==> flow/design.v <==
`timescale 1ns / 1ps
module ANITA3_scaler(
		clk_i,
		pps_i,
		count_i,
		scaler_o
    );
	parameter WIDTH = 8;
	parameter PRESCALE = 0;
	input clk_i;
	input pps_i;
	input count_i;
	output [WIDTH-1:0] scaler_o;
	reg [WIDTH+PRESCALE-1:0] counter = {WIDTH+PRESCALE{1'b0}};
	wire [WIDTH+PRESCALE:0] counter_plus_one = counter + 1;
	reg [WIDTH-1:0] scaler = {WIDTH{1'b0}};
	always @(posedge clk_i) begin
		if (pps_i) counter <= {WIDTH+PRESCALE{1'b0}};
		else if (count_i && !counter_plus_one[WIDTH+PRESCALE]) counter <= counter_plus_one;
		if (pps_i) scaler <= counter[PRESCALE +: WIDTH];
	end
	assign scaler_o = scaler;
endmodule
`timescale 1ns / 1ps
module ANITA3_scalers(
		clk33_i,
		L3_i,
		L3_mon_i,
		L1_i,
		refpulse_i,
		pps_i,
		sec_i,
		c3po_i,
		scal_addr_i,
		scal_dat_o,
		deadtime_i
    );
	parameter NUM_PHI = 16;
	input clk33_i;
	input [2*NUM_PHI-1:0] L3_i;
	input [2*NUM_PHI-1:0] L3_mon_i;
	input [2*NUM_PHI-1:0] L1_i;
	input refpulse_i;
	input pps_i;
	input [15:0] sec_i;
	input [31:0] c3po_i;
	input [15:0] deadtime_i;
	input [5:0] scal_addr_i;
	output [31:0] scal_dat_o;
	reg [2*NUM_PHI-1:0] l3_reg = {2*NUM_PHI{1'b0}};
	reg [2*NUM_PHI-1:0] l3_reg2 = {2*NUM_PHI{1'b0}};
	reg [2*NUM_PHI-1:0] l3_mon_reg = {2*NUM_PHI{1'b0}};
	reg [2*NUM_PHI-1:0] l3_mon_reg2 = {2*NUM_PHI{1'b0}};
	reg [2*NUM_PHI-1:0] l1_reg = {2*NUM_PHI{1'b0}};
	reg [2*NUM_PHI-1:0] l1_reg2 = {2*NUM_PHI{1'b0}};
	wire [2*NUM_PHI-1:0] l3_count_flag = l3_reg & ~l3_reg2;
	wire [2*NUM_PHI-1:0] l3_mon_flag = l3_mon_reg & ~l3_mon_reg2;
	wire [2*NUM_PHI-1:0] l1_count_flag = l1_reg & ~l1_reg2;
	reg [31:0] output_data;
	wire [7:0] refpulse_count;
	reg [1:0] refpulse_reg = {2{1'b0}};
	wire [7:0] refpulse_scaler;
	ANITA3_scaler u_scaler_refpulse(.clk_i(clk33_i),
											  .pps_i(pps_i),
											  .count_i(refpulse_reg[0] && !refpulse_reg[1]),
											  .scaler_o(refpulse_scaler));
	wire [7:0] l3_scalers_hold[4*NUM_PHI-1:0];	
	wire [15:0] l1_scalers_hold[2*NUM_PHI-1:0];
	wire [31:0] l1_l3_scalers_unmuxed[31:0];
	wire [31:0] l1_l3_scalers_mux = l1_l3_scalers_unmuxed[scal_addr_i[4:0]];
	generate
		genvar i;
		for (i=0;i<2*NUM_PHI;i=i+1) begin : L3
			ANITA3_scaler u_scaler_l3(.clk_i(clk33_i),
											  .pps_i(pps_i),
											  .count_i(l3_count_flag[i]),
											  .scaler_o(l3_scalers_hold[i]));
			ANITA3_scaler u_scaler_l3_mon(.clk_i(clk33_i),
											  .pps_i(pps_i),
											  .count_i(l3_mon_flag[i]),
											  .scaler_o(l3_scalers_hold[2*NUM_PHI+i]));									  										
			assign l1_l3_scalers_unmuxed[i/4 + 16][8*(i%4) +: 8] = l3_scalers_hold[i];
			assign l1_l3_scalers_unmuxed[i/4 + (2*NUM_PHI/4) + 16][8*(i%4) +: 8] = l3_scalers_hold[2*NUM_PHI+i];
		end
	endgenerate
	generate
		genvar j;
		for (j=0;j<2*NUM_PHI;j=j+1) begin : L1
			ANITA3_scaler #(.WIDTH(16), .PRESCALE(0)) u_scaler_l1(.clk_i(clk33_i),  
											  .pps_i(pps_i),
											  .count_i(l1_count_flag[j]),
											  .scaler_o(l1_scalers_hold[j]));							  										
			assign l1_l3_scalers_unmuxed[j/2][16*(j%2) +: 16] = l1_scalers_hold[j];  
		end
	endgenerate
	always @(posedge clk33_i) begin
		refpulse_reg <= {refpulse_reg[0],refpulse_i};
		l3_mon_reg <= L3_mon_i;
		l3_mon_reg2 <= l3_mon_reg;
		l3_reg <= L3_i;
		l3_reg2 <= l3_reg;
		l1_reg <= L1_i;
		l1_reg2 <= l1_reg;		
	end
	always @(scal_addr_i or l1_l3_scalers_mux or c3po_i) begin
		if (!scal_addr_i[5]) output_data <= l1_l3_scalers_mux;
		else begin
			if (!scal_addr_i[0]) output_data <= refpulse_scaler;
			else if (!scal_addr_i[2]) output_data <= {sec_i,deadtime_i};
			else output_data <= c3po_i;
		end
	end
	assign scal_dat_o = output_data;
endmodule
* Reports on ANITA3_scalers
What the tools print for ANITA3_scalers, step after step.
Line numbers count from 1 in the design file above.
Operators: Yosys type, input widths -> output width; for muxes data width and select width s.
A cell with n/a has no value.
- Design top :: ANITA3_scalers
- Clock :: clk33_i
- Library :: sky130hd
- Library corner :: tt_025C_1v80

* Word level
Yosys after proc, flatten, opt, wreduce and memory -nomap, before mapping. Enables and synchronous resets that opt folds into registers are not counted as muxes. Print and check cells are not counted. Equal cells are merged and count once.
- Input port bits :: 169
- Register bits :: 2258
- Memories :: 0
- Latch bits :: 0
- Bits in read-only memories :: 0
- Elaborated cells :: 536
- Output and inout bits :: 32
- Word width x clocked read ports :: 0
- Bits in writable memories :: 0
- Equality and inequality tests :: 31
- Reductions and logical operators :: 197
- Order comparisons :: 0
- Div/mod/pow operators :: 0
- Shift operators :: 0
- Bitwise operators :: 6
- Multipliers :: 0
- Add/sub/neg operators :: 97
- Mux-type cells :: 4
** Operators with widths (count)
- $pmux 32 s32 :: 1
- $add 8x1->9 const B :: 65
- $add 16x1->17 const B :: 32
- $logic_and 1x1->1 :: 98
- $logic_not 1->1 :: 98
- $and 32x32->32 :: 3
- $not 32->32 :: 3
- $mux 32 :: 3
- $eq 5x5->1 const B :: 16
- $eq 5x4->1 const B :: 8
- $eq 5x3->1 const B :: 4
- $eq 5x2->1 const B :: 2
- $eq 5x1->1 const B :: 1
- $logic_not 5->1 :: 1

* Longest topological paths
Longest topological path by Yosys (ltp), each cell counted once; first at word level (registers and memories cut), then after technology mapping (sequential cells cut; the memories' decode and read muxes count).
- Word-level depth :: 3
- ABC_AREA :: 0
- Mapped depth :: 10
- Gate-level depth less buffers :: 7

* Synthesis result
Source: synth_stat.txt of the flow (Yosys; design flattened, memories mapped). It holds for the ABC_AREA given above (unset counts as 0); a run with the other value may have another netlist.
** Cell types
- sky130_fd_sc_hd__edfxtp_1 :: count 1032, area in all 3.1E+04 µm²
- sky130_fd_sc_hd__dfxtp_1 :: count 1226, area in all 2.45E+04 µm²
- sky130_fd_sc_hd__xor2_1 :: count 548, area in all 4.8E+03 µm²
- sky130_fd_sc_hd__nor2_1 :: count 1101, area in all 4.13E+03 µm²
- sky130_fd_sc_hd__xnor2_1 :: count 315, area in all 2.76E+03 µm²
- sky130_fd_sc_hd__a22oi_1 :: count 289, area in all 2.17E+03 µm²
- sky130_fd_sc_hd__and3_1 :: count 343, area in all 2.15E+03 µm²
- sky130_fd_sc_hd__nand4_1 :: count 343, area in all 2.15E+03 µm²
- sky130_fd_sc_hd__nand3_1 :: count 340, area in all 1.7E+03 µm²
- sky130_fd_sc_hd__nand2_1 :: count 370, area in all 1.39E+03 µm²
- sky130_fd_sc_hd__mux2i_1 :: count 123, area in all 1.23E+03 µm²
- sky130_fd_sc_hd__ha_1 :: count 97, area in all 1.21E+03 µm²
- sky130_fd_sc_hd__and4_1 :: count 108, area in all 945.907 µm²
- sky130_fd_sc_hd__clkbuf_1 :: count 175, area in all 656.88 µm²
- sky130_fd_sc_hd__a41oi_1 :: count 61, area in all 534.262 µm²
- sky130_fd_sc_hd__nor3_1 :: count 103, area in all 515.494 µm²
- sky130_fd_sc_hd__a21oi_1 :: count 89, area in all 445.427 µm²
- sky130_fd_sc_hd__nand2b_1 :: count 71, area in all 444.176 µm²
Not listed: further types 64, cells in them 736.
- Flip-flops :: 2258
- Buffers :: 282
- Mapped cells :: 7470
- Cell area after synthesis :: 88228.4 µm²
- Sequential part of the area :: 55533.3 µm²
The figures by module come from a second, unflattened synthesis with its own total; it is not the netlist above.
- Cells (unflattened synthesis) :: 8578
- Area total of the unflattened synthesis :: 97737.5 µm²
Rows give one instance, submodules left out.
** By module
- ANITA3_scaler :: times used 65, area 654.4 µm², seq. area 400.4 µm², cells 52
- ANITA3_scaler :: times used 32, area 1328.8 µm², seq. area 800.8 µm², cells 115
- ANITA3_scalers :: times used 1, area 12682.2 µm², seq. area 3883.7 µm², cells 1518

* Worst setup path after synthesis
Path of least setup slack by OpenSTA after synthesis, without wires, with an ideal clock, recovery checks aside; 20% of the period is set as input and as output delay. Where synthesis merged equal registers, the netlist keeps one of their names.
- Path type :: input port to output port
- Start point :: input scal_addr_i[3]
- End point :: output scal_dat_o[18]
- Arrival time :: 2.398 ns
- External output delay :: 0.822 ns
- Path delay :: 1.576 ns
- Clock period :: 4.11 ns
- External input delay :: 0.822 ns
- Path slack :: 0.890 ns
- Path buffers :: 3
- Required time :: 3.288 ns
- Time at the first pin :: 0.822 ns
- Driving pins on the path :: 9
- Synthesis period reached :: 3.22 ns
"path delay" = arrival - input delay + setup time.
At an output port there is no setup time.
"driving pins on the path" counts driving pins, that of a launching flip-flop among them; a cell with two outputs on the path counts twice.
"synthesis period reached" = period - worst setup slack (recovery checks aside). The figure is calculated, with input and output delays left at 20% of the set period.
Between the ends stands the longest chain of elaborated cells between them, by number of cells; it is not shown to be the way that was timed. Of several equally long chains one is given.
A line is the first line of the expression or statement that the cell stems from. Yosys adds cells for indexed reads and writes and turns some case tables into memories.
- Cells stage by stage :: sky130_fd_sc_hd__buf_6 -> sky130_fd_sc_hd__or3b_1 -> sky130_fd_sc_hd__buf_6 -> sky130_fd_sc_hd__nor2_8 -> sky130_fd_sc_hd__buf_4 -> sky130_fd_sc_hd__a22oi_1 -> sky130_fd_sc_hd__nand4_1 -> sky130_fd_sc_hd__nor3_1 -> sky130_fd_sc_hd__o32ai_1
- Cells in the longest elaborated chain :: 3
- Elaborated cells on any way between the ends :: 34
- RTL lines with such cells :: 2
- Classes of those cells :: eq/ne: 31; mux: 2; reduce/logical: 1
** RTL lines, path post-synthesis
- start: declaration :: RTL line 48 : input [5:0] scal_addr_i;
- $eq 5x5->1 :: RTL line 70 : wire [31:0] l1_l3_scalers_mux = l1_l3_scalers_unmuxed[scal_addr_i[4:0]];
- $pmux 32 s32 :: RTL line 70
- $mux 32 :: RTL line 106 : if (!scal_addr_i[5]) output_data <= l1_l3_scalers_mux;
- end: declaration :: RTL line 49 : output [31:0] scal_dat_o;

* Worst path after layout
From the final timing report of stored run 1: the path of least setup slack in the routed layout; clock arrival at registers is part of the times.
- Path type :: flip-flop to output port
- Start point :: register L1[23].u_scaler_l1.scaler[11]
- End point :: output scal_dat_o[27]
- Path slack :: -0.22 ns
- Driving pins on the path :: 10
- Clock period :: 3.82 ns
- Arrival time :: 3.28 ns
- External output delay :: 0.76 ns
- Path buffers :: 3
- Time at the first pin :: 0.88 ns
- Required time :: 3.06 ns
Between the ends stands the longest chain of elaborated cells between them, by number of cells; it is not shown to be the way that was timed. Of several equally long chains one is given.
- Cells stage by stage :: sky130_fd_sc_hd__edfxtp_1 -> sky130_fd_sc_hd__nand4_1 -> sky130_fd_sc_hd__a21oi_4 -> sky130_fd_sc_hd__a221oi_2 -> sky130_fd_sc_hd__buf_4 -> sky130_fd_sc_hd__nand3_4 -> sky130_fd_sc_hd__nor4_4 -> sky130_fd_sc_hd__buf_4 -> sky130_fd_sc_hd__o32ai_2 -> sky130_fd_sc_hd__buf_2
- Cells in the longest elaborated chain :: 2
- Elaborated cells on any way between the ends :: 2
- RTL lines with such cells :: 2
- Classes of those cells :: mux: 2
** RTL lines, path post-layout
- start: declaration :: RTL line 16 : reg [WIDTH-1:0] scaler = {WIDTH{1'b0}};
- start: assignment :: RTL line 20 : if (pps_i) scaler <= counter[PRESCALE +: WIDTH];
- $pmux 32 s32 :: RTL line 70 : wire [31:0] l1_l3_scalers_mux = l1_l3_scalers_unmuxed[scal_addr_i[4:0]];
- $mux 32 :: RTL line 106 : if (!scal_addr_i[5]) output_data <= l1_l3_scalers_mux;
- end: declaration :: RTL line 49 : output [31:0] scal_dat_o;

Ticket comment

Stored flow runs of ANITA3_scalers (2 of them; Yosys, OpenROAD, sky130hd). They differ in their settings and are not a sequence. Constraints: input delay and output delay 20% of the set period each, output load 0.01 pF.
"allowed time less slack (worst setup path)" = time allowed to the worst setup path (clock period - input delay - output delay, where it has them) - its slack; a late launch clock adds to it, a late capture clock takes from it.
"total power after layout" is the tool's figure for a default switching activity; nothing was simulated.

** Stored run 1
- Settings :: period_ns=3.82; CORE_UTILIZATION=23; SETUP_SLACK_MARGIN=-0.17; PLACE_DENSITY=0.45; CORE_MARGIN=9; TNS_END_PERCENT=80; GPL_ROUTABILITY_DRIVEN=1; SLEW_MARGIN=35; CAP_MARGIN=20
- Die outline area :: 406,221.0 µm²
- Lowest setup slack :: -0.221 ns
- Yosys chip area after synthesis :: 88,228.4 µm²
- Total power after layout :: 54,676 µW
- Allowed time less slack (worst setup path) :: 3.28 ns
- Critical path kind :: flip-flop to output port
- Std-cell area (final layout) :: 109,579.0 µm²

** Stored run 2
- Settings :: period_ns=4.04; CORE_UTILIZATION=34; SETUP_SLACK_MARGIN=0.95; PLACE_DENSITY_LB_ADDON=0.22; CORE_ASPECT_RATIO=1.63; CORE_MARGIN=3; CELL_PAD_IN_SITES_DETAIL_PLACEMENT=0; CTS_CLUSTER_SIZE=74; CAP_MARGIN=0; SLEW_MARGIN=20; MAX_ROUTING_LAYER=met5
- Die outline area :: 265,828.0 µm²
- Lowest setup slack :: -0.109 ns
- Yosys chip area after synthesis :: 88,228.4 µm²
- Total power after layout :: 49,230 µW
- Allowed time less slack (worst setup path) :: 3.34 ns
- Critical path kind :: flip-flop to output port
- Std-cell area (final layout) :: 107,954.0 µm²
