==> flow/design.v <==
`timescale 1ns / 1ps
module ANITA3_simple_trigger( clk250_i,
										clk250b_i,
										clk33_i,
										L1_i,
										trig_o,
										scal_o,
										scal_L1_o,
										disable_i,
										refpulse_i,
										mon_scal_o,
										ant_mask_i,
										phi_mask_i,
										phi_o,
										count_o
										);
   parameter NUM_SURFS = 12;
   parameter NUM_TRIG = 4;
   parameter NUM_HOLD = 4;   
	parameter NUM_PHI = 16;
   input clk250_i;
	input clk250b_i;
	input clk33_i;
   input [NUM_SURFS*NUM_TRIG-1:0] L1_i;
	input [2*NUM_PHI-1:0] ant_mask_i;
	input [2*NUM_PHI-1:0] phi_mask_i;
   output 			  trig_o;
	output [2*NUM_PHI-1:0] phi_o;
	output [2*NUM_PHI-1:0] scal_o;
	output [2*NUM_PHI-1:0] scal_L1_o;
	input refpulse_i;
	output [2*NUM_PHI-1:0] mon_scal_o;
	output [7:0] count_o;
	input disable_i;
	wire [NUM_PHI-1:0] V_pol_phi;
	wire [NUM_PHI-1:0] H_pol_phi;
	ANITA3_simple_trigger_map u_map(.clk250_i(clk250_i),
											  .clk250b_i(clk250b_i),
											  .mask_i(ant_mask_i),
											  .L1_i(L1_i),
											  .V_pol_phi_o(V_pol_phi),
											  .H_pol_phi_o(H_pol_phi));
	reg [NUM_PHI-1:0] V_pol_trig = {NUM_PHI{1'b0}};
	reg [NUM_PHI-1:0] H_pol_trig = {NUM_PHI{1'b0}};
	reg [NUM_PHI-1:0] V_pol_phi_del = {NUM_PHI{1'b0}};
	reg [NUM_PHI-1:0] H_pol_phi_del = {NUM_PHI{1'b0}};
	reg [NUM_PHI-1:0] V_pol_hold = {NUM_PHI{1'b0}};
	reg [NUM_PHI-1:0] H_pol_hold = {NUM_PHI{1'b0}};
	reg [NUM_PHI-1:0] V_pol_pat = {NUM_PHI{1'b0}};
	reg [NUM_PHI-1:0] H_pol_pat = {NUM_PHI{1'b0}};	
	reg H_rf_trigger = 0;
	reg V_rf_trigger = 0;
	reg rf_trigger = 0;
	reg [1:0] raw_rf_trigger = {2{1'b0}};
	wire trigger_holdoff;
	reg [7:0] raw_rf_count = {8{1'b0}};
	reg rf_count_flag = 0;
	reg [7:0] rf_count = {8{1'b0}};	
	reg trig_disable = 0;
	generate
		genvar i;
		for (i=0;i<NUM_PHI;i=i+1) begin : RF_TRIG
			srl_oneshot l1v_scaler(.clk250_i(clk250_i),.trig_i(V_pol_phi[i]), 
													.scal_o(scal_L1_o[i]));
			srl_oneshot l1h_scaler(.clk250_i(clk250_i),.trig_i(H_pol_phi[i]), 
													.scal_o(scal_L1_o[NUM_PHI+i]));
			srl_oneshot_with_ref v_scaler(.clk250_i(clk250_i),.trig_i(V_pol_trig[i]),.pulse_i(refpulse_i), 
													.scal_o(scal_o[i]), .mon_scal_o(mon_scal_o[i]));
			srl_oneshot_with_ref h_scaler(.clk250_i(clk250_i),.trig_i(H_pol_trig[i]),.pulse_i(refpulse_i), 
													.scal_o(scal_o[NUM_PHI+i]), .mon_scal_o(mon_scal_o[NUM_PHI+i]));
			always @(posedge clk250_i) begin
				V_pol_trig[i] <= ((V_pol_phi[i]) && (V_pol_phi[(i+1)%NUM_PHI])) && !phi_mask_i[i];  
				H_pol_trig[i] <= ((H_pol_phi[i]) && (H_pol_phi[(i+1)%NUM_PHI])) && !phi_mask_i[NUM_PHI+i];	
				end
		end
	endgenerate
	always @(posedge clk250_i) begin
		trig_disable <= disable_i;
		V_pol_phi_del <= V_pol_phi;
		H_pol_phi_del <= H_pol_phi;
		H_pol_hold <= H_pol_phi_del;
		V_pol_hold <= V_pol_phi_del;
		if ((H_rf_trigger || V_rf_trigger) && !trigger_holdoff) H_pol_pat <= H_pol_hold;
		if ((H_rf_trigger || V_rf_trigger) && !trigger_holdoff) V_pol_pat <= V_pol_hold;		
		H_rf_trigger <= |H_pol_trig;
		V_rf_trigger <= |V_pol_trig;
		rf_trigger <= (H_rf_trigger | V_rf_trigger) && !trigger_holdoff && !trig_disable;
		raw_rf_trigger <= {raw_rf_trigger[0],(H_rf_trigger | V_rf_trigger)};
		rf_count_flag <= (raw_rf_trigger[0] && !raw_rf_trigger[1]);
		if (rf_count_flag) raw_rf_count <= raw_rf_count + 1;
		if (rf_count_flag && trigger_holdoff) rf_count <= raw_rf_count;
	end
	ANITA3_trigger_holdoff u_rf_holdoff(.clk250_i(clk250_i),
													.trig_i(V_rf_trigger | H_rf_trigger),
													.holdoff_o(trigger_holdoff));
	assign trig_o = rf_trigger;
	assign phi_o = {H_pol_pat,V_pol_pat};
	assign count_o = rf_count;
endmodule
`timescale 1ns / 1ps
module ANITA3_simple_trigger_map(
		clk250_i,
		clk250b_i,
		L1_i,
		mask_i,
		V_pol_phi_o,
		H_pol_phi_o
    );
	parameter NUM_SURFS = 12;
	parameter NUM_TRIG = 4;
	parameter NUM_PHI = 16;
	input clk250_i;
	input clk250b_i;
	input [NUM_SURFS*NUM_TRIG-1:0] L1_i;
	input [2*NUM_PHI-1:0] mask_i;
	output [NUM_PHI-1:0] V_pol_phi_o;
	output [NUM_PHI-1:0] H_pol_phi_o;
	wire [NUM_PHI-1:0] V_pol_phi_in;
	wire [NUM_PHI-1:0] H_pol_phi_in;
	wire [NUM_TRIG-1:0] SURF_L1[NUM_SURFS-1:0];
	generate
		genvar s;
		for (s=0;s<NUM_SURFS;s=s+1) begin : SL
			assign SURF_L1[s] = L1_i[4*s +: 4];
		end
	endgenerate
	wire [NUM_PHI-1:0] V_pol_mask = mask_i[0 +: NUM_PHI];
	wire [NUM_PHI-1:0] H_pol_mask = mask_i[NUM_PHI +: NUM_PHI];
	(* IOB = "TRUE" *)
	reg [NUM_PHI-1:0] V_pol_phi_reg = {NUM_PHI{1'b0}};
	(* IOB = "TRUE" *)
	reg [NUM_PHI-1:0] H_pol_phi_reg = {NUM_PHI{1'b0}};
	reg [NUM_PHI-1:0] V_pol_phi_pipe = {NUM_PHI{1'b0}};
	reg [NUM_PHI-1:0] H_pol_phi_pipe = {NUM_PHI{1'b0}};
	assign V_pol_phi_in[0] = SURF_L1[2][0];
	assign V_pol_phi_in[4] = SURF_L1[2][1];
	assign H_pol_phi_in[0] = SURF_L1[2][2];
	assign H_pol_phi_in[4] = SURF_L1[2][3];
	assign V_pol_phi_in[2] = SURF_L1[3][0];
	assign V_pol_phi_in[6] = SURF_L1[3][1];
	assign H_pol_phi_in[2] = SURF_L1[3][2];
	assign H_pol_phi_in[6] = SURF_L1[3][3];
	assign V_pol_phi_in[1] = SURF_L1[4][0];
	assign V_pol_phi_in[5] = SURF_L1[4][1];
	assign H_pol_phi_in[1] = SURF_L1[4][2];
	assign H_pol_phi_in[5] = SURF_L1[4][3];
	assign V_pol_phi_in[3] = SURF_L1[5][0];
	assign V_pol_phi_in[7] = SURF_L1[5][1];
	assign H_pol_phi_in[3] = SURF_L1[5][2];
	assign H_pol_phi_in[7] = SURF_L1[5][3];
	assign V_pol_phi_in[15] = SURF_L1[6][0];
	assign V_pol_phi_in[11] = SURF_L1[6][1];
	assign H_pol_phi_in[15] = SURF_L1[6][2];
	assign H_pol_phi_in[11] = SURF_L1[6][3];
	assign V_pol_phi_in[13] = SURF_L1[7][0];
	assign V_pol_phi_in[9] = SURF_L1[7][1];
	assign H_pol_phi_in[13] = SURF_L1[7][2];
	assign H_pol_phi_in[9] = SURF_L1[7][3];
	assign V_pol_phi_in[14] = SURF_L1[8][0];
	assign V_pol_phi_in[10] = SURF_L1[8][1];
	assign H_pol_phi_in[14] = SURF_L1[8][2];
	assign H_pol_phi_in[10] = SURF_L1[8][3];
	assign V_pol_phi_in[12] = SURF_L1[9][0];
	assign V_pol_phi_in[8] = SURF_L1[9][1];
	assign H_pol_phi_in[12] = SURF_L1[9][2];
	assign H_pol_phi_in[8] = SURF_L1[9][3];
	generate
		genvar j;
		for (j=0;j<NUM_PHI;j=j+1) begin : PHI
			always @(posedge clk250_i) begin : IFF
				if (V_pol_mask[j]) V_pol_phi_reg[j] <= 0;
				else V_pol_phi_reg[j] <= V_pol_phi_in[j];
				if (H_pol_mask[j]) H_pol_phi_reg[j] <= 0;
				else H_pol_phi_reg[j] <= H_pol_phi_in[j];
				V_pol_phi_pipe <= V_pol_phi_reg;
				H_pol_phi_pipe <= H_pol_phi_reg;
			end
		end
	endgenerate
	assign V_pol_phi_o = V_pol_phi_pipe;
	assign H_pol_phi_o = H_pol_phi_pipe;
endmodule
`timescale 1ns / 1ps
module ANITA3_trigger_holdoff(
		input clk250_i,
		input trig_i,
		output holdoff_o
    );
	reg holdoff_div_2 = 0;
	reg [3:0] holdoff_counter = {4{1'b0}};
	wire [4:0] holdoff_counter_plus_one = holdoff_counter + 1;
	reg trigger_holdoff = 0;
	reg clear_holdoff = 0;
	always @(posedge clk250_i) begin
		if (clear_holdoff) trigger_holdoff <= 0;
		else if (trig_i) trigger_holdoff <= 1;
		if (!trigger_holdoff) holdoff_div_2 <= 0;
		else holdoff_div_2 <= ~holdoff_div_2;
		if (!trigger_holdoff) holdoff_counter <= {4{1'b0}};
		else if (holdoff_div_2) holdoff_counter <= holdoff_counter_plus_one;
		clear_holdoff <= holdoff_counter_plus_one[4];
	end
	assign holdoff_o = trigger_holdoff;
endmodule
`timescale 1ns / 1ps
module srl_oneshot(
		input clk250_i,
		input trig_i,
		output scal_o
    );
	parameter ONESHOT_LENGTH = 16;
	reg flag = 0;
	reg [15:0] delay_line = {16{1'b0}};
	always @(posedge clk250_i) begin
		if (trig_i) flag <= 1;
		else if (delay_line[ONESHOT_LENGTH-1]) flag <= 0;
		delay_line <= {delay_line[14:0],trig_i};
	end
	assign scal_o = flag;
endmodule
`timescale 1ns / 1ps
module srl_oneshot_with_ref(
		input clk250_i,
		input pulse_i,
		input trig_i,
		output mon_scal_o,
		output scal_o
    );
	parameter ONESHOT_LENGTH = 16;
	reg [1:0] mon_flag_reg = 0;
	reg mon_flag = 0;
	reg flag = 0;
	reg [15:0] delay_line = {16{1'b0}};
	reg [15:0] mon_delay_line = {16{1'b0}};
	always @(posedge clk250_i) begin
		mon_flag_reg <= {mon_flag_reg[0],flag & pulse_i};
		if (mon_flag_reg[0] && !mon_flag_reg[1]) mon_flag <= 1;
		else if (mon_delay_line[ONESHOT_LENGTH-1]) mon_flag <= 0;
		mon_delay_line <= {mon_delay_line[14:0],mon_flag_reg[0] && !mon_flag_reg[1]};
		if (trig_i) flag <= 1;
		else if (delay_line[ONESHOT_LENGTH-1]) flag <= 0;
		delay_line <= {delay_line[14:0],trig_i};
	end
	assign scal_o = flag;
	assign mon_scal_o = mon_flag;
endmodule
# --- Reports on ANITA3_simple_trigger ---
# What the tools print for ANITA3_simple_trigger, step after step.
# Lines are those of the file above, counted from 1.
# Operators carry their Yosys type and port widths (W data, S select, Z words).
# Library cell names are shortened.
setup:
  design: "ANITA3_simple_trigger"
  clock: "clk250_i"
  lib: "sky130hd"
  pvt_corner: "tt_025C_1v80"

# --- Word level ---
# Counts by Yosys on the flattened word-level netlist (proc, flatten, opt, wreduce; memories kept). Register bits leave out memories and registers merged into their read ports (data or address); mux counts leave out enables and synchronous resets folded into registers. Print and check cells are left out. Cells with the same type and inputs are merged into one.
word_totals:
  reg_bits: 1918
  latchBits: 0
  ramBits: 0
  rom_bits: 0
  clocked_rd_ports_x_width: 0
  n_memories: 0
  input_bits: 117
  out_inout_bits: 137
  wordCells: 515
classes:
  add_sub_neg: 2
  mul: 0
  n_div: 0
  compare: 0
  eq_ne: 0
  shifts: 0
  mux: 0
  logic: 34
  reduce_and_logical: 171
ops:
  columns: ["op", "n"]
  rows:
  - ["$logic_and A1 B1 Y1", 101]
  - ["$logic_not A1 Y1", 67]
  - ["$and A1 B1 Y1", 32]
  - ["$reduce_or A16 Y1", 2]
  - ["$add A8 B1 Y8 const B", 1]
  - ["$add A4 B1 Y5 const B", 1]
  - ["$or A1 B1 Y1", 1]
  - ["$logic_or A1 B1 Y1", 1]
  - ["$not A1 Y1", 1]

# --- Depth ---
# Depth = most cells in a row (Yosys ltp): at word level without a register or memory, in the mapped netlist without a sequential cell, where the memories' decode and read muxes count.
logic_depth:
  ltp_word: 3
  abc_area: 0
  mapped_depth: 4
  depth_no_buf: 4

# --- Mapped cells and area ---
# The flow's flattened synthesis, as Yosys stat reports it; memories are mapped. The netlist is that of the ABC_AREA named above (0 if unset); the other value can give another one.
# Totals and module areas in this step are rounded.
synth_totals:
  stdcells: 2352
  synth_area_um2: 40600
  seq_area_um2: 37600
  ffs: 1854
  n_buf: 99
types:
  columns: ["cell_type", "n", "area_total_um2"]
  rows:
  - ["dfxtp_1", 1806, 3.62E+04]
  - ["edfxtp_1", 48, 1.44E+03]
  - ["a21o_1", 96, 720.691]
  - ["buf_4", 96, 720.691]
  - ["nor2b_1", 67, 419.152]
  - ["inv_1", 98, 367.853]
  - ["and2_1", 36, 225.216]
  - ["nor2_1", 36, 135.13]
  - ["nand2_1", 35, 131.376]
  - ["nor4_1", 8, 50.048]
  - ["xnor2_1", 5, 43.792]
  - ["xor2_1", 4, 35.034]
  - ["ha_1", 2, 25.024]
  - ["nand4_1", 3, 18.768]
  - ["and3_1", 2, 12.512]
  - ["clkbuf_1", 3, 11.261]
  - ["mux2i_1", 1, 10.01]
  - ["nand3_1", 2, 10.01]
# Other cell types: 3; their cells: 4.
# The figures by module come from a second, unflattened synthesis with its own total; it is not the netlist above.
unflattened:
  hier_cells: 2320
  hier_area_um2: 41600
# Each row is one instance without its submodules.
modules:
  columns: ["mod", "instances", "cells", "area_um2", "mod_seq_area_um2"]
  rows:
  - ["srl_oneshot_with_ref", 32, 42, 763, 721]
  - ["srl_oneshot", 32, 19, 352, 340]
  - ["ANITA3_simple_trigger", 1, 247, 3950, 3500]
  - ["ANITA3_simple_trigger_map", 1, 96, 1720, 1280]
  - ["ANITA3_trigger_holdoff", 1, 25, 267, 140]

# --- Worst setup path after synthesis ---
# Source: OpenSTA report_checks on the synthesized netlist (no wires, ideal clock, input and output delay 20% of the period each), path of least setup slack; recovery checks are left aside. Register names are those of the netlist, which keeps one name where synthesis merged equal registers.
synth_path:
  path_type: "register to register"
  start: "register V_rf_trigger"
  end: "register H_pol_pat[0]"
  period_ns: 2.91
  launch_ns: 0.000
  arrival_time_ns: 1.734
  path_slack_ns: 0.755
  path_delay_ns: 2.155
  driving_pins: 3
  path_buffers: 0
  synth_period_reached_ns: 2.155
# "path_delay_ns" = arrival - input delay + setup time.
# "driving_pins" counts driving pins, that of a launching flip-flop among them; a cell with two outputs on the path counts twice.
# "synth_period_reached_ns" = period - worst setup slack (recovery checks aside). The figure is calculated, with input and output delays left at 20% of the set period.
# The rows between start and end are the longest chain of elaborated cells between them; the timing report does not say that the signal goes this way. Where chains are equally long, one stands for them.
# A line is the first line of the expression or statement that the cell stems from. Yosys adds cells for indexed reads and writes and turns some case tables into memories.
synth_via:
  cell_sequence: "dfxtp_1 nor2_1 nor2_1"
  elab_chain_cells: 2
  cells_between: 2
synth_rtl:
  columns: ["item", "line", "text"]
  rows:
  - ["start: declaration", 52, "reg V_rf_trigger = 0;"]
  - ["start: assignment", 86, "V_rf_trigger <= |V_pol_trig;"]
  - ["$logic_or A1 B1 Y1", 83, "if ((H_rf_trigger || V_rf_trigger) && !trigger_holdoff) H_pol_pat <= H_pol_hold;"]
  - ["$logic_and A1 B1 Y1", 83, null]
  - ["end: assignment", 83, null]
  - ["end: declaration", 50, "reg [NUM_PHI-1:0] H_pol_pat = {NUM_PHI{1'b0}};"]

# --- Timing after layout ---
# Path of least setup slack in the final report of record 1 (OpenROAD, finished layout, wires in). Where an end is a register, its clock arrival counts in the times.
layout_path:
  path_type: "register to output"
  start: "register RF_TRIG[15].v_scaler.flag"
  end: "output port scal_o[15]"
  period_ns: 3.31
  out_delay_ns: 0.66
  launch_ns: 0.72
  arrival_time_ns: 1.78
  path_slack_ns: 0.87
  driving_pins: 2
  path_buffers: 1
layout_via:
  cell_sequence: "dfxtp_1 clkdlybuf4s50_1"
  elab_chain_cells: 0
  cells_between: 0
  lines_between: 0
layout_rtl:
  columns: ["item", "line", "text"]
  rows:
  - ["start: declaration", 232, "reg flag = 0;"]
  - ["start: assignment", 240, "if (trig_i) flag <= 1;"]
  - ["start: assignment", 241, "else if (delay_line[ONESHOT_LENGTH-1]) flag <= 0;"]
  - ["end: declaration", 29, "output [2*NUM_PHI-1:0] scal_o;"]

Add stored flow runs of ANITA3_simple_trigger

Measured results for ANITA3_simple_trigger: 2 stored runs of the Yosys and OpenROAD flow on sky130hd. The settings differ; the order carries no meaning. The constraints put input and output delay at 20% of the set period each and load the outputs with 0.01 pF.
By "achieved_clock_period_ns" is meant the clock period of the run minus its worst setup slack. This is arithmetic on one report: input and output delays are still those of the set period (20% each).
"worstPathTime_ns" means the part of the period allowed to the worst setup path (the constraints hold back 20% at inputs and 20% at outputs) less its slack; where the path has registers, the arrival times of their clocks count too.
"final_power_uw" rests on the timing tool's default activity at the inputs, not on a simulated workload.
The measured numbers are rounded.

--- record 1 ---
==> flow/run.sh <==
#!/bin/bash
# the make line also repeats the synthesis and layout settings of config.mk as NAME=value (left out here)
make -C /OpenROAD-flow-scripts/flow DESIGN_CONFIG=/design/flow/config.mk WORK_HOME=/design/flow/orfs CLKGATE_MAP_FILE= finish
==> flow/config.mk <==
export PLATFORM = sky130hd
export DESIGN_NAME = ANITA3_simple_trigger
export DESIGN_NICKNAME = ANITA3_simple_trigger
export VERILOG_FILES = /design/flow/design.v
export SDC_FILE = /design/flow/constraint.sdc
export NUM_CORES = 4
export LEC_CHECK = 0
export CAP_MARGIN = 35
export CELL_PAD_IN_SITES_DETAIL_PLACEMENT = 1
export CELL_PAD_IN_SITES_GLOBAL_PLACEMENT = 2
export CORE_MARGIN = 7
export CORE_UTILIZATION = 61
export CTS_CLUSTER_DIAMETER = 126
export GPL_TIMING_DRIVEN = 1
export PLACE_DENSITY = 0.38
export SLEW_MARGIN = 15
export TNS_END_PERCENT = 55
==> flow/constraint.sdc <==
create_clock -name core_clock -period 3.31 [get_ports {clk250_i}]
set_input_delay 0.6620 -clock core_clock [delete_from_list [all_inputs] [get_ports {clk250_i}]]
set_output_delay 0.6620 -clock core_clock [all_outputs]
set_load 0.01 [all_outputs]

==> results, as YAML <==
results:
  die_um2: 73900
  worstPathTime_ns: 1.78
  critical_path_type: "register to output"
  worst_hold_slack_ns: 0.314
  final_power_uw: 45500
  final_setup_tns_ns: 0.000
  post_synth_area_um2: 40600
  fin_ws_ns: 0.869
  post_route_stdcell_area_um2: 48600
  utilization_pct: 74.0
  achieved_clock_period_ns: 2.441

--- record 2 ---
==> flow/run.sh <==
#!/bin/bash
# the make line also repeats the synthesis and layout settings of config.mk as NAME=value (left out here)
make -C /OpenROAD-flow-scripts/flow DESIGN_CONFIG=/design/flow/config.mk WORK_HOME=/design/flow/orfs CLKGATE_MAP_FILE= finish
==> flow/config.mk <==
export PLATFORM = sky130hd
export DESIGN_NAME = ANITA3_simple_trigger
export DESIGN_NICKNAME = ANITA3_simple_trigger
export VERILOG_FILES = /design/flow/design.v
export SDC_FILE = /design/flow/constraint.sdc
export NUM_CORES = 4
export LEC_CHECK = 0
export CAP_MARGIN = 20
export CELL_PAD_IN_SITES_DETAIL_PLACEMENT = 2
export CORE_ASPECT_RATIO = 0.68
export CORE_MARGIN = 2
export CORE_UTILIZATION = 46
export PLACE_DENSITY_LB_ADDON = 0.13
export SETUP_SLACK_MARGIN = 0.36
export SLEW_MARGIN = 10
export TNS_END_PERCENT = 70
==> flow/constraint.sdc <==
create_clock -name core_clock -period 1.87 [get_ports {clk250_i}]
set_input_delay 0.3740 -clock core_clock [delete_from_list [all_inputs] [get_ports {clk250_i}]]
set_output_delay 0.3740 -clock core_clock [all_outputs]
set_load 0.01 [all_outputs]

==> results, as YAML <==
results:
  fin_ws_ns: 0.145
  die_um2: 90600
  worst_hold_slack_ns: 0.094
  final_setup_tns_ns: 0.000
  achieved_clock_period_ns: 1.725
  final_power_uw: 82800
  utilization_pct: 56.9
  post_route_stdcell_area_um2: 49600
  post_synth_area_um2: 40600
  worstPathTime_ns: 1.35
  critical_path_type: "register to output"
